==> flow/design.v <==
`timescale 1ns / 1ps
module ReLU #(
    data_width = 16
    )
    (
    input clk,
    input rst_n,
    input in_valid,
    input  [data_width-1:0] d_in,
    output reg [data_width-1:0] d_out,
    output reg out_valid
    );
    always@(posedge clk, negedge rst_n)
    begin
        if(!rst_n) begin d_out <= 0; out_valid <= 0; end
        else if(d_in[data_width-1])begin d_out <= 0; out_valid <= in_valid; end
        else if(!d_in[data_width-1]) begin d_out <= d_in; out_valid <= in_valid; end
        else begin d_out <= d_out; out_valid <= 0; end
    end
endmodule
## From RTL to reports: ReLU

The steps from the RTL of ReLU to its reports follow in flow order.
Line numbers count from 1 in the design file above.
Library cell names are shortened.
The mark -- stands for no value.

| inputs | value |
|---|---|
| design top | ReLU |
| clock | clk |
| standard-cell library | sky130hd |
| corner | tt_025C_1v80 |

## After elaboration

Source: Yosys, flattened and elaborated, memories not mapped. Widths are those after wreduce; folded enables and synchronous resets count as part of the registers. Registers that Yosys merges into a memory's read port (data or address) are not register bits. Print and check cells do not count. Equal cells are merged and count once.

| storage and ports | value |
|---|---|
| register bits after elaboration | 16 |
| latch bits | 0 |
| RAM bits | 0 |
| bits in read-only memories | 0 |
| word width x clocked read ports | 0 |
| memory cells | 0 |
| bits of input ports | 19 |
| output and inout bits | 17 |
| cells after elaboration | 3 |

| operators by class | value |
|---|---|
| add/subtract/negate cells | 0 |
| multiply operators | 0 |
| div/mod/pow operators | 0 |
| order comparisons | 0 |
| equal/unequal tests | 0 |
| shifts and indexed selects | 0 |
| muxes and demuxes | 1 |
| bitwise gates (word level) | 0 |
| reductions and logical operators | 0 |

Operators with widths:

| cell | number |
|---|---|
| 15-bit two-way mux | 1 |

## Longest topological paths

Longest topological path by Yosys (ltp), each cell counted once; first at word level (registers and memories cut), then after technology mapping (sequential cells cut; the memories' decode and read muxes count).

| depth | value |
|---|---|
| depth in word-level cells | 1 |
| ABC_AREA | 1 |
| depth in mapped cells | 2 |
| depth with buffers taken out | 2 |

## Synthesis result

The flow's flattened synthesis, as Yosys stat reports it; memories are mapped. The netlist is that of the ABC_AREA named above (0 if unset); the other value can give another one.
Totals and module areas in this step are rounded.

| mapped netlist | value |
|---|---|
| standard cells after synthesis | 49 |
| chip area (Yosys) | 536 um2 |
| area of sequential cells | 400 um2 |
| flip-flops | 16 |
| buffer cells | 2 |

Cells by type:

| cell | number | total area (um2) |
|---|---|---|
| dfrtp_1 | 16 | 400.384 |
| inv_1 | 15 | 56.304 |
| nor2_1 | 15 | 56.304 |
| buf_6 | 1 | 11.261 |
| buf_4 | 1 | 7.507 |
| conb_1 | 1 | 3.754 |

## Worst setup path after synthesis

Source: OpenSTA report_checks on the synthesized netlist (no wires, ideal clock, input and output delay 20% of the period each), path of least setup slack; recovery checks are left aside. Register names are those of the netlist, which keeps one name where synthesis merged equal registers.

| timing path post-synthesis | value |
|---|---|
| path kind | flip-flop to output port |
| start point | register d_out[0] |
| end point | output port d_out[0] |
| clock period | 0.915 ns |
| output delay | 0.183 ns |
| time at the first pin | 0.000 ns |
| data arrival time | 0.376 ns |
| required time | 0.732 ns |
| slack | 0.356 ns |
| path delay | 0.376 ns |
| stages | 1 |
| path buffers | 0 |
| period reached after synthesis | 0.559 ns |

"path delay" is the arrival time less input delay plus setup time.
A path that ends at an output port has no setup time.
"stages": output pins that drive a net of the path, with the launching flip-flop's if there is one; two outputs of one cell count as two.
"period reached after synthesis" is the clock period less the worst setup slack; recovery checks do not enter. This is arithmetic on one report: input and output delays are still those of the set period (20% each).
A register here has more assigning lines than the two given.

| between the ends, post-synthesis | value |
|---|---|
| cell sequence | dfrtp_1 |
| length of the longest elaborated chain | 0 |
| elaborated cells on any way between the ends | 0 |
| source lines of those cells | 0 |

Ends and longest elaborated chain, post-synthesis:

| what | line | RTL |
|---|---|---|
| from (decl) | 10 | `output reg [data_width-1:0] d_out,` |
| from (assign) | 15 | `if(!rst_n) begin d_out <= 0; out_valid <= 0; end` |
| from (assign) | 17 | `else if(!d_in[data_width-1]) begin d_out <= d_in; out_valid <= in_valid; end` |
| to (decl) | 10 |  |

## Worst path after layout

Path of least setup slack in the final report of stored run 2 (OpenROAD, finished layout, wires in). Where an end is a register, its clock arrival counts in the times.

| timing path after layout | value |
|---|---|
| path kind | flip-flop to output port |
| start point | register d_out[11] |
| end point | output port d_out[11] |
| clock period | 0.368 ns |
| output delay | 0.07 ns |
| time at the first pin | 0.28 ns |
| data arrival time | 0.80 ns |
| required time | 0.29 ns |
| slack | -0.51 ns |
| stages | 2 |
| path buffers | 1 |

A register here has more assigning lines than the two given.

| between the ends, after layout | value |
|---|---|
| cell sequence | dfrtp_1 -> buf_2 |
| length of the longest elaborated chain | 0 |
| elaborated cells on any way between the ends | 0 |
| source lines of those cells | 0 |

Ends and longest elaborated chain, after layout:

| what | line | RTL |
|---|---|---|
| from (decl) | 10 | `output reg [data_width-1:0] d_out,` |
| from (assign) | 15 | `if(!rst_n) begin d_out <= 0; out_valid <= 0; end` |
| from (assign) | 17 | `else if(!d_in[data_width-1]) begin d_out <= d_in; out_valid <= in_valid; end` |
| to (decl) | 10 |  |

ReLU through Yosys and OpenROAD on sky130hd: 2 stored runs, unordered, with their settings and measured results. The constraints put input and output delay at 20% of the set period each and load the outputs with 0.01 pF.
"achieved clock period" = clock period - worst setup slack. The figure is calculated, with input and output delays left at 20% of the set period.
"time of the worst setup path" is the time allowed to the run's worst setup path (the clock period less input and output delay, where it has them) less its slack. Clock arrival times count: a late capture clock shortens it, a late launch clock lengthens it.
"power consumption": no workload was simulated; the value follows from the tool's default switching activity.
The measured numbers are rounded.

## Stored run 1

==> flow/run.sh <==
#!/bin/bash
# the make line also repeats the synthesis and layout settings of config.mk as NAME=value (left out here)
make -C /OpenROAD-flow-scripts/flow DESIGN_CONFIG=/design/flow/config.mk WORK_HOME=/design/flow/orfs CLKGATE_MAP_FILE= finish
==> flow/config.mk <==
export PLATFORM = sky130hd
export DESIGN_NAME = ReLU
export DESIGN_NICKNAME = ReLU
export VERILOG_FILES = /design/flow/design.v
export SDC_FILE = /design/flow/constraint.sdc
export NUM_CORES = 4
export LEC_CHECK = 0
export CAP_MARGIN = 20
export CELL_PAD_IN_SITES_DETAIL_PLACEMENT = 0
export CELL_PAD_IN_SITES_GLOBAL_PLACEMENT = 2
export CORE_ASPECT_RATIO = 1.18
export CORE_MARGIN = 2
export CORE_UTILIZATION = 54
export CTS_CLUSTER_SIZE = 41
export GPL_ROUTABILITY_DRIVEN = 1
export GPL_TIMING_DRIVEN = 1
export MAX_ROUTING_LAYER = met5
export MIN_ROUTING_LAYER = met2
export SETUP_SLACK_MARGIN = 0.03
export SLEW_MARGIN = 15
export TNS_END_PERCENT = 80
==> flow/constraint.sdc <==
create_clock -name core_clock -period 0.79 [get_ports {clk}]
set_input_delay 0.1580 -clock core_clock [delete_from_list [all_inputs] [get_ports {clk}]]
set_output_delay 0.1580 -clock core_clock [all_outputs]
set_load 0.01 [all_outputs]

Stored run 1: incomplete, floorplanning halted on PDN-0185

## Stored run 2

==> flow/run.sh <==
#!/bin/bash
# the make line also repeats the synthesis and layout settings of config.mk as NAME=value (left out here)
make -C /OpenROAD-flow-scripts/flow DESIGN_CONFIG=/design/flow/config.mk WORK_HOME=/design/flow/orfs CLKGATE_MAP_FILE= finish
==> flow/config.mk <==
export PLATFORM = sky130hd
export DESIGN_NAME = ReLU
export DESIGN_NICKNAME = ReLU
export VERILOG_FILES = /design/flow/design.v
export SDC_FILE = /design/flow/constraint.sdc
export NUM_CORES = 4
export LEC_CHECK = 0
export ABC_AREA = 1
export CAP_MARGIN = 15
export CELL_PAD_IN_SITES_DETAIL_PLACEMENT = 1
export CORE_ASPECT_RATIO = 0.97
export CORE_MARGIN = 2
export CORE_UTILIZATION = 19
export GPL_ROUTABILITY_DRIVEN = 0
export HOLD_SLACK_MARGIN = 0.2
export MAX_ROUTING_LAYER = met4
export PLACE_DENSITY_LB_ADDON = 0.23
export SETUP_SLACK_MARGIN = 0.01
export SLEW_MARGIN = 35
==> flow/constraint.sdc <==
create_clock -name core_clock -period 0.368 [get_ports {clk}]
set_input_delay 0.0736 -clock core_clock [delete_from_list [all_inputs] [get_ports {clk}]]
set_output_delay 0.0736 -clock core_clock [all_outputs]
set_load 0.01 [all_outputs]

| result of stored run 2 | value |
|---|---|
| overall die area | 3260 um2 |
| Yosys chip area after synthesis | 536 um2 |
| time of the worst setup path | 0.80 ns |
| kind of the worst setup path | flip-flop to output port |
| utilization | 34.6% |
| setup TNS | -7.85 ns |
| achieved clock period | 0.876 ns |
| setup slack of the critical path | -0.508 ns |
| worst hold slack in the final report | 0.120 ns |
| power consumption | 3.51 mW |
| standard-cell area after layout | 905 um2 |
